==> flow/design.v <==
`default_nettype none
module spi_led #(
    parameter integer WIDTH = 8
) (
    input clk,
    input reset,
    input spi_csn,
    input spi_clk,
    input spi_mosi,
    output spi_miso,
    input spi_write_en,
    input increment,
    input decrement,
    input left,
    input right,
    output reg read_needed,
    output reg [WIDTH - 1:0] led,
);
    localparam LEDS_WIDTH = WIDTH - 1;
    reg spi_clk_r;
    reg spi_csn_r;
    reg [LEDS_WIDTH:0] send_buffer;
    reg [LEDS_WIDTH:0] receive_buffer;
    assign spi_miso = send_buffer[LEDS_WIDTH];
    wire spi_csn_rose = spi_csn && !spi_csn_r;
    wire spi_csn_fell = !spi_csn && spi_csn_r;
    wire spi_clk_rose = spi_clk && !spi_clk_r;
    always @(posedge clk) begin
        if (reset) begin
            led <= 0;
            spi_clk_r <= 0;
            spi_csn_r <= 1;
            read_needed <= 0;
        end else begin
            spi_clk_r <= spi_clk;
            spi_csn_r <= spi_csn;
            if (spi_csn_fell) begin
                send_buffer <= led;
                read_needed <= 0;
            end else if (!spi_csn && spi_clk_rose) begin
                send_buffer <= send_buffer << 1;
                receive_buffer <= {spi_mosi, receive_buffer[7:1]};
            end
            if (spi_write_en && spi_csn_rose) begin
                led <= receive_buffer;
            end else if (spi_csn) begin
                if (increment) begin
                    led <= led + 1;
                end else if (decrement) begin
                    led <= led - 1;
                end else if (left) begin
                    led <= led << 1;
                end else if (right) begin
                    led <= led >> 1;
                end
                read_needed <= read_needed | increment | decrement | left | right;
            end
        end
    end
endmodule
From RTL to reports: spi_led --
What the tools print for spi_led, step after step. Line numbers count from 1 in the design file above. Not given: n/a
Set-up: top spi_led, clock port clk, library sky130hd, library corner tt_025C_1v80

After elaboration --
Counts by Yosys on the flattened word-level netlist (proc, flatten, opt, wreduce; memories kept). Register bits leave out memories and registers merged into their read ports (data or address). Print and check cells are left out. Cells with the same type and inputs are merged into one.
Cells by class: multiply operators 0, order comparisons 0, multiplexer cells 11, bitwise operators 6, reduce/logical cells 14, add/subtract/negate cells 2, divide/modulo/power cells 0, shift-type cells 0, equal/unequal tests 0
Operator list (count):
- 8-bit 2-to-1 mux | 8
- 8-bit by 1-bit adder with 8-bit output (second input constant) | 1
- 8-bit by 1-bit subtractor with 8-bit output (second input constant) | 1
- 1-bit logical AND | 5
- 5-bit nonzero test | 1
- 1-bit OR | 4
- 2-bit AND reduction | 2
- 2-bit nonzero test | 2
- 1-bit zero test | 3
- 3-bit AND reduction | 1
- 1-bit 2-to-1 mux | 3
- 1-bit inverter | 2
Bit counts: word width x clocked read ports 0, bits in writable memories 0, bits in registers 27, output and inout port bits 10, bits in latches 0, ROM bits 0, memory cells 0, input bits 10, cells after elaboration 39

Logic depth --
Yosys ltp: most cells in a row. Word level: on the elaborated netlist, between registers, memories and ports. Mapped: between sequential cells and ports; inverters and the memories' decode and read muxes count.
Logic depth: depth in word-level cells 6, ABC_AREA 0, mapped depth 8

Mapped cells and area --
Yosys stat after the flow's synthesis: flattened, memories mapped to cells. It holds for the ABC_AREA given above (unset counts as 0); a run with the other value may have another netlist. The area totals of this step are shown rounded.
Mapped netlist: flip-flop cells 27, standard cells after synthesis 171, buffer cells 16, area of sequential cells 700.7 sq um, synthesis area 1590 sq um
Cells by type:
- sky130_fd_sc_hd__edfxtp_1 | count 16, area in all 480.461 sq um
- sky130_fd_sc_hd__dfxtp_1 | count 11, area in all 220.211 sq um
- sky130_fd_sc_hd__mux2_2 | count 7, area in all 78.826 sq um
- sky130_fd_sc_hd__o21ai_0 | count 13, area in all 65.062 sq um
- sky130_fd_sc_hd__a21oi_1 | count 12, area in all 60.058 sq um
- sky130_fd_sc_hd__nor2_1 | count 14, area in all 52.55 sq um
- sky130_fd_sc_hd__nand2_1 | count 12, area in all 45.043 sq um
- sky130_fd_sc_hd__clkbuf_1 | count 11, area in all 41.29 sq um
- sky130_fd_sc_hd__nor3_1 | count 8, area in all 40.038 sq um
- sky130_fd_sc_hd__a211oi_1 | count 5, area in all 37.536 sq um
- sky130_fd_sc_hd__mux2i_1 | count 3, area in all 30.029 sq um
- sky130_fd_sc_hd__inv_1 | count 7, area in all 26.275 sq um
- sky130_fd_sc_hd__ha_1 | count 2, area in all 25.024 sq um
- sky130_fd_sc_hd__nand2b_1 | count 4, area in all 25.024 sq um
- sky130_fd_sc_hd__a311o_1 | count 2, area in all 20.019 sq um
- sky130_fd_sc_hd__nand3_1 | count 4, area in all 20.019 sq um
- sky130_fd_sc_hd__nand3b_4 | count 1, area in all 20.019 sq um
- sky130_fd_sc_hd__nor2b_1 | count 3, area in all 18.768 sq um
Other cell types: 26; their cells: 36.

Worst setup path after synthesis --
Source: OpenSTA report_checks on the synthesized netlist (no wires, ideal clock, input and output delay 20% of the period each), path of least setup slack; recovery checks are left aside. Register names are those of the netlist, which keeps one name where synthesis merged equal registers.
Path after synthesis: path kind input to register, from in reset, to reg receive_buffer[0], data required time 1847 ps, period 2230 ps, setup slack 288 ps, time at the first pin 446 ps, stages 3, delay of the path 1496 ps, buffers on the path 1, arrival time 1559 ps, input delay 446 ps, synthesis period reached 1942 ps
"delay of the path" is the arrival time less input delay plus setup time. "stages": output pins that drive a net of the path, with the launching flip-flop's if there is one; two outputs of one cell count as two. "synthesis period reached" = period - worst setup slack (recovery checks aside). The figure is calculated, with input and output delays left at 20% of the set period. Between the ends stands the longest chain of elaborated cells between them, by number of cells; it is not shown to be the way that was timed. Of several equally long chains one is given. Each line given opens the expression or statement behind the cell; cells for indexed reads and writes are added by Yosys, which also makes memories of some case tables.
On the way, after synthesis: path through sky130_fd_sc_hd__clkbuf_1 sky130_fd_sc_hd__or2_2 sky130_fd_sc_hd__nor3_1, cells in the longest elaborated chain 2, elaborated cells on any way between the ends 2
RTL lines, path after synthesis:
- start, declared | line 6 | input reset,
- 1-bit inverter
- 3-bit AND reduction
- end, assigned | line 42 | receive_buffer <= {spi_mosi, receive_buffer[7:1]};
- end, declared | line 23 | reg [LEDS_WIDTH:0] receive_buffer;

Worst path after layout --
From the final timing report of flow run A: the path of least setup slack in the routed layout; clock arrival at registers is part of the times. The report prints the path's times to 10 ps; the period is as set.
Path post-layout: path kind input to register, from in decrement, to reg led[0], stages 6, time at the first pin 720 ps, input delay 720 ps, setup slack 830 ps, data required time 3770 ps, arrival time 2940 ps, buffers on the path 2, period 3610 ps
Between the ends stands the longest chain of elaborated cells between them, by number of cells; it is not shown to be the way that was timed. Of several equally long chains one is given. At most two assigning lines are given for a register; there are more.
On the way, post-layout: path through sky130_fd_sc_hd__clkdlybuf4s50_1 sky130_fd_sc_hd__o41ai_1 sky130_fd_sc_hd__buf_4 sky130_fd_sc_hd__nor4b_1 sky130_fd_sc_hd__a2111oi_0 sky130_fd_sc_hd__nor3_1, cells in the longest elaborated chain 4, elaborated cells on any way between the ends 6
RTL lines, path post-layout:
- start, declared | line 13 | input decrement,
- 8-bit 2-to-1 mux | line 49 | end else if (decrement) begin
- 8-bit 2-to-1 mux | line 47 | if (increment) begin
- 8-bit 2-to-1 mux | line 46 | end else if (spi_csn) begin
- 8-bit 2-to-1 mux | line 44 | if (spi_write_en && spi_csn_rose) begin
- end, assigned | line 45 | led <= receive_buffer;
- end, assigned | line 48 | led <= led + 1;
- end, declared | line 17 | output reg [WIDTH - 1:0] led,

--- measured runs ---
Settings and measured results of 2 stored flow runs for module spi_led (sky130hd), not sorted in any way. The constraints put input and output delay at 20% of the set period each and load the outputs with 0.01 pF.
"period achieved" is the run's clock period less its worst setup slack. It is reckoned from that one timing run; input and output delays stay at 20% of the period that was set.
"time on the worst setup path" = time allowed to the worst setup path (clock period - input delay - output delay, where it has them) - its slack; a late launch clock adds to it, a late capture clock takes from it.
"power consumption" is the tool's figure for a default switching activity; nothing was simulated.
"time on the worst setup path" is given in steps of 10 ps.
Measured values are rounded.

[flow run A] flow files
==> flow/run.sh <==
#!/bin/bash
# the make line also repeats the synthesis and layout settings of config.mk as NAME=value (left out here)
make -C /OpenROAD-flow-scripts/flow DESIGN_CONFIG=/design/flow/config.mk WORK_HOME=/design/flow/orfs CLKGATE_MAP_FILE= finish
==> flow/config.mk <==
export PLATFORM = sky130hd
export DESIGN_NAME = spi_led
export DESIGN_NICKNAME = spi_led
export VERILOG_FILES = /design/flow/design.v
export SDC_FILE = /design/flow/constraint.sdc
export NUM_CORES = 4
export LEC_CHECK = 0
export CAP_MARGIN = 20
export CELL_PAD_IN_SITES_DETAIL_PLACEMENT = 2
export CORE_MARGIN = 2
export CORE_UTILIZATION = 43
export CTS_CLUSTER_DIAMETER = 395
export CTS_CLUSTER_SIZE = 10
export MAX_ROUTING_LAYER = met4
export MIN_ROUTING_LAYER = met1
export PLACE_DENSITY_LB_ADDON = 0.3
export SETUP_SLACK_MARGIN = -0.32
export SLEW_MARGIN = 20
==> flow/constraint.sdc <==
create_clock -name core_clock -period 3.61 [get_ports {clk}]
set_input_delay 0.7220 -clock core_clock [delete_from_list [all_inputs] [get_ports {clk}]]
set_output_delay 0.7220 -clock core_clock [all_outputs]
set_load 0.01 [all_outputs]

[flow run A] result: full die area 4201 sq um; time on the worst setup path 2060 ps; critical path kind input to register; post-synthesis cell area 1590 sq um; period achieved 2785 ps; power consumption 714.8 uW; setup TNS 0 ps; final worst hold slack 480 ps; utilization in the final report 51.1 %; standard-cell area of the final layout 1844 sq um; smallest setup slack 825 ps

[flow run B] flow files
==> flow/run.sh <==
#!/bin/bash
# the make line also repeats the synthesis and layout settings of config.mk as NAME=value (left out here)
make -C /OpenROAD-flow-scripts/flow DESIGN_CONFIG=/design/flow/config.mk WORK_HOME=/design/flow/orfs CLKGATE_MAP_FILE= finish
==> flow/config.mk <==
export PLATFORM = sky130hd
export DESIGN_NAME = spi_led
export DESIGN_NICKNAME = spi_led
export VERILOG_FILES = /design/flow/design.v
export SDC_FILE = /design/flow/constraint.sdc
export NUM_CORES = 4
export LEC_CHECK = 0
export CAP_MARGIN = 20
export CORE_MARGIN = 2
export CORE_UTILIZATION = 40
export SLEW_MARGIN = 20
==> flow/constraint.sdc <==
create_clock -name core_clock -period 1.3 [get_ports {clk}]
set_input_delay 0.2600 -clock core_clock [delete_from_list [all_inputs] [get_ports {clk}]]
set_output_delay 0.2600 -clock core_clock [all_outputs]
set_load 0.01 [all_outputs]

[flow run B] result: period achieved 1719 ps; smallest setup slack -419 ps; setup TNS -1788 ps; time on the worst setup path 1720 ps; critical path kind register to register; full die area 4496 sq um; utilization in the final report 67.6 %; final worst hold slack 470 ps; post-synthesis cell area 1590 sq um; power consumption 2256 uW; standard-cell area of the final layout 2531 sq um
--- end ---
