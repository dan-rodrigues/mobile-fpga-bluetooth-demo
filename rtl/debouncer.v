==> flow/design.v <==
`default_nettype none
module debouncer #(
    parameter integer BTN_COUNT = 8
) (
    input clk,
    input reset,
    input [BTN_COUNT - 1:0] btn,
    output reg [BTN_COUNT - 1:0] level,
    output reg [BTN_COUNT - 1:0] trigger,
    output reg [BTN_COUNT - 1:0] released
);
    localparam BTN_WIDTH = BTN_COUNT - 1;
    reg [BTN_WIDTH:0] btn_r [0:1];
    reg [15:0] debounce_counter_common;
    wire debounce_counter_common_tick = debounce_counter_common[15];
    reg [4:0] debounce_counter_button [0:BTN_WIDTH];
    always @(posedge clk) begin
        btn_r[1] <= btn_r[0];
        btn_r[0] <= btn;
    end
    reg [BTN_WIDTH:0] level_r;
    always @(posedge clk) begin
        if (reset) begin
            level <= 0;
            trigger <= 0;
            released <= 0;
        end else begin
            for (i = 0; i < BTN_COUNT; i = i + 1) begin
                if (debounce_counter_button[i][4]) begin
                    level[i] <= btn_r[1][i];
                end
                trigger[i] <= level[i] & ~level_r[i];
                released[i] <= ~level[i] & level_r[i];
                level_r[i] <= level[i];
            end
        end
    end
    always @(posedge clk) begin
        if (reset) begin
            debounce_counter_common <= 0;
        end else begin
            debounce_counter_common <= (debounce_counter_common_tick ? 0 : debounce_counter_common + 1);
        end
    end
    always @(posedge clk) begin
        if (reset) begin
            for (i = 0; i < BTN_COUNT; i = i + 1) begin
                debounce_counter_button[i] <= 0;
            end
        end else begin
            for (i = 0; i < BTN_COUNT; i = i + 1) begin
                if ((btn_r[0][i] == btn_r[1][i])) begin
                    if (debounce_counter_common_tick && !debounce_counter_button[i][4]) begin
                        debounce_counter_button[i] <= debounce_counter_button[i] + 1;
                    end
                end else begin
                    debounce_counter_button[i] <= 0;
                end
            end
        end
    end
    integer i;
endmodule
==> Reports on debouncer <==
The steps from the RTL of debouncer to its reports follow in flow order.
Line numbers count from 1 in the design file above.
Operators: Yosys type, input widths -> output width; for muxes data width and select width s.
{ "design": {"top_module": "debouncer", "clock": "clk", "lib": "sky130hd", "corner": "tt_025C_1v80"} }

==> Word level <==
Counts by Yosys on the flattened word-level netlist (proc, flatten, opt, wreduce). Print and check cells are left out. Cells with the same type and inputs are merged into one.
{ "bits": {"out_inout_bits": 24, "elab_cells": 125, "ff_bits": 104} }
{ "classes": {"equal": 8, "bitwise": 40, "n_reduce_logical": 25, "addsub": 9} }
{ "ops": {"columns": ["op", "n"], "rows": [
  ["$add 5x1->5 const B", 8],
  ["$not 1->1", 24],
  ["$reduce_or 2->1", 9],
  ["$and 1x1->1", 16],
  ["$add 16x1->16 const B", 1],
  ["$eq 1x1->1", 8],
  ["$logic_and 1x1->1", 8],
  ["$logic_not 1->1", 8]
]} }

==> Depth <==
Yosys ltp: most cells in a row. Word level: on the elaborated netlist, between registers, memories and ports. Mapped: between sequential cells and ports; inverters and the memories' decode and read muxes count.
{ "depth": {"depth_word": 3, "abc_area": 0, "depth_mapped": 6, "ltp_nobuf": 4} }

==> Netlist <==
Source: synth_stat.txt of the flow (Yosys; design flattened, memories mapped). It holds for the ABC_AREA given above (unset counts as 0); a run with the other value may have another netlist.
{ "by_type": {"columns": ["cell_type", "n", "type_area_um2"], "rows": [
  ["sky130_fd_sc_hd__dfxtp_1", 96, 1.92E+03],
  ["sky130_fd_sc_hd__edfxtp_1", 8, 240.23],
  ["sky130_fd_sc_hd__mux2i_1", 19, 190.182],
  ["sky130_fd_sc_hd__nor2_1", 44, 165.158],
  ["sky130_fd_sc_hd__xnor2_1", 17, 148.893],
  ["sky130_fd_sc_hd__nor3b_1", 16, 120.115],
  ["sky130_fd_sc_hd__ha_1", 9, 112.608],
  ["sky130_fd_sc_hd__nand3b_1", 15, 112.608],
  ["sky130_fd_sc_hd__nand2_1", 26, 97.594],
  ["sky130_fd_sc_hd__xor2_1", 10, 87.584],
  ["sky130_fd_sc_hd__or3_1", 13, 81.328],
  ["sky130_fd_sc_hd__a21oi_1", 15, 75.072],
  ["sky130_fd_sc_hd__a41oi_1", 8, 70.067],
  ["sky130_fd_sc_hd__o21ai_0", 11, 55.053],
  ["sky130_fd_sc_hd__nor2b_1", 8, 50.048],
  ["sky130_fd_sc_hd__o31ai_1", 3, 22.522],
  ["sky130_fd_sc_hd__or4_1", 3, 22.522],
  ["sky130_fd_sc_hd__nand4_4", 1, 21.27]
]} }
Not listed: further types 16, cells in them 28.
{ "synth_totals": {"cell_count": 350, "area_um2": 3751.1, "sequential_area_um2": 2162.1, "ffs": 104, "buffers": 8} }

==> Timing after synthesis <==
Source: OpenSTA report_checks on the synthesized netlist (no wires, ideal clock, input and output delay 20% of the period each), path of least setup slack; recovery checks are left aside. Register names are those of the netlist, which keeps one name where synthesis merged equal registers.
{ "synth_path": {"path_type": "register to register", "from": "register debounce_counter_common[0]", "to": "register debounce_counter_common[10]", "slack_ps": 142, "setup_time_ps": 71, "arrival_time_ps": 1337, "stages": 5, "path_delay_ps": 1408, "period_ps": 1550, "required_time_ps": 1479, "synth_period_reached_ps": 1408} }
"path_delay_ps" = arrival - input delay + setup time.
"stages" counts driving pins, that of a launching flip-flop among them; a cell with two outputs on the path counts twice.
"synth_period_reached_ps" is the clock period less the worst setup slack; recovery checks do not enter. This is arithmetic on one report: input and output delays are still those of the set period (20% each).
Between the ends stands the longest chain of elaborated cells between them, by number of cells; it is not shown to be the way that was timed. Of several equally long chains one is given.
A line is the first line of the expression or statement that the cell stems from. Yosys adds cells for indexed reads and writes and turns some case tables into memories.
{ "synth_between": {"path_cell_list": "sky130_fd_sc_hd__dfxtp_1 sky130_fd_sc_hd__ha_1 sky130_fd_sc_hd__nand4_4 sky130_fd_sc_hd__or4_1 sky130_fd_sc_hd__a21oi_1", "elab_chain_len": 1} }
{ "synth_rtl": {"columns": ["element", "line_no", "rtl"], "rows": [
  ["start: declaration", 14, "reg [15:0] debounce_counter_common;"],
  ["start: assignment", 40, "debounce_counter_common <= 0;"],
  ["start: assignment", 42, "debounce_counter_common <= (debounce_counter_common_tick ? 0 : debounce_counter_common + 1);"],
  ["$add 16x1->16", 42, null],
  ["end: assignment", 40, null],
  ["end: assignment", 42, null],
  ["end: declaration", 14, null]
]} }

==> Timing after layout <==
From the final timing report of stored run 1: the path of least setup slack in the routed layout; clock arrival at registers is part of the times.
The report prints the path's times to 10 ps; the period is as set.
{ "layout_path": {"path_type": "register to register", "from": "register debounce_counter_common[4]", "to": "register debounce_counter_common[10]", "period_ps": 1620, "slack_ps": 230, "required_time_ps": 1900, "setup_time_ps": 60, "arrival_time_ps": 1680, "stages": 4} }
Between the ends stands the longest chain of elaborated cells between them, by number of cells; it is not shown to be the way that was timed. Of several equally long chains one is given.
{ "layout_between": {"path_cell_list": "sky130_fd_sc_hd__dfxtp_1 sky130_fd_sc_hd__nand4_4 sky130_fd_sc_hd__or4_1 sky130_fd_sc_hd__a21oi_1", "elab_chain_len": 1} }
{ "layout_rtl": {"columns": ["element", "line_no", "rtl"], "rows": [
  ["start: declaration", 14, "reg [15:0] debounce_counter_common;"],
  ["start: assignment", 40, "debounce_counter_common <= 0;"],
  ["start: assignment", 42, "debounce_counter_common <= (debounce_counter_common_tick ? 0 : debounce_counter_common + 1);"],
  ["$add 16x1->16", 42, null],
  ["end: assignment", 40, null],
  ["end: assignment", 42, null],
  ["end: declaration", 14, null]
]} }

Subject: flow runs of debouncer

Hi,

Measured results for debouncer: 2 stored runs of the Yosys and OpenROAD flow on sky130hd. The settings differ; the order carries no meaning. The constraints put input and output delay at 20% of the set period each and load the outputs with 0.01 pF.
"period_reached_ps" = clock period - worst setup slack. The figure is calculated, with input and output delays left at 20% of the set period.
By "worst_path_time_ps" is meant the share of the clock period that the worst setup path is allowed (20% is reserved at inputs, 20% at outputs), minus its slack. Clock arrival times at its registers enter into it.
"totalPower_mw" is the tool's figure for a default switching activity; nothing was simulated.
"worst_path_time_ps" is known to 10 ps.
[
  {
    "run": "stored run 1",
    "settings": { "period_ns": 1.62, "CORE_UTILIZATION": 15, "SETUP_SLACK_MARGIN": 0.12, "PLACE_DENSITY_LB_ADDON": 0.29, "CORE_MARGIN": 7, "CELL_PAD_IN_SITES_DETAIL_PLACEMENT": 1, "GPL_TIMING_DRIVEN": 1, "GPL_ROUTABILITY_DRIVEN": 0, "CTS_CLUSTER_SIZE": 84, "SLEW_MARGIN": 40, "CAP_MARGIN": 20 },
    "results": { "die_footprint_um2": 29630.5, "fin_util_pct": 19.9, "totalPower_mw": 4.912, "tns_ps": 0, "timing.hold.ws_ps": 368, "finalCellArea_um2": 4859.7, "period_reached_ps": 1393, "ws_setup_ps": 227, "yosys_chip_area_um2": 3751.1, "worst_path_time_ps": 1390, "worst_path_kind": "register to register" }
  },
  {
    "run": "stored run 2",
    "settings": { "period_ns": 1.75, "CAP_MARGIN": 20, "CORE_MARGIN": 2, "CORE_UTILIZATION": 40, "SLEW_MARGIN": 20 },
    "results": { "die_footprint_um2": 10168.7, "fin_util_pct": 48.3, "totalPower_mw": 3.977, "tns_ps": 0, "timing.hold.ws_ps": 367, "finalCellArea_um2": 4416.7, "period_reached_ps": 1673, "ws_setup_ps": 77, "yosys_chip_area_um2": 3751.1, "worst_path_time_ps": 1320, "worst_path_kind": "register to output" }
  }
]

Regards
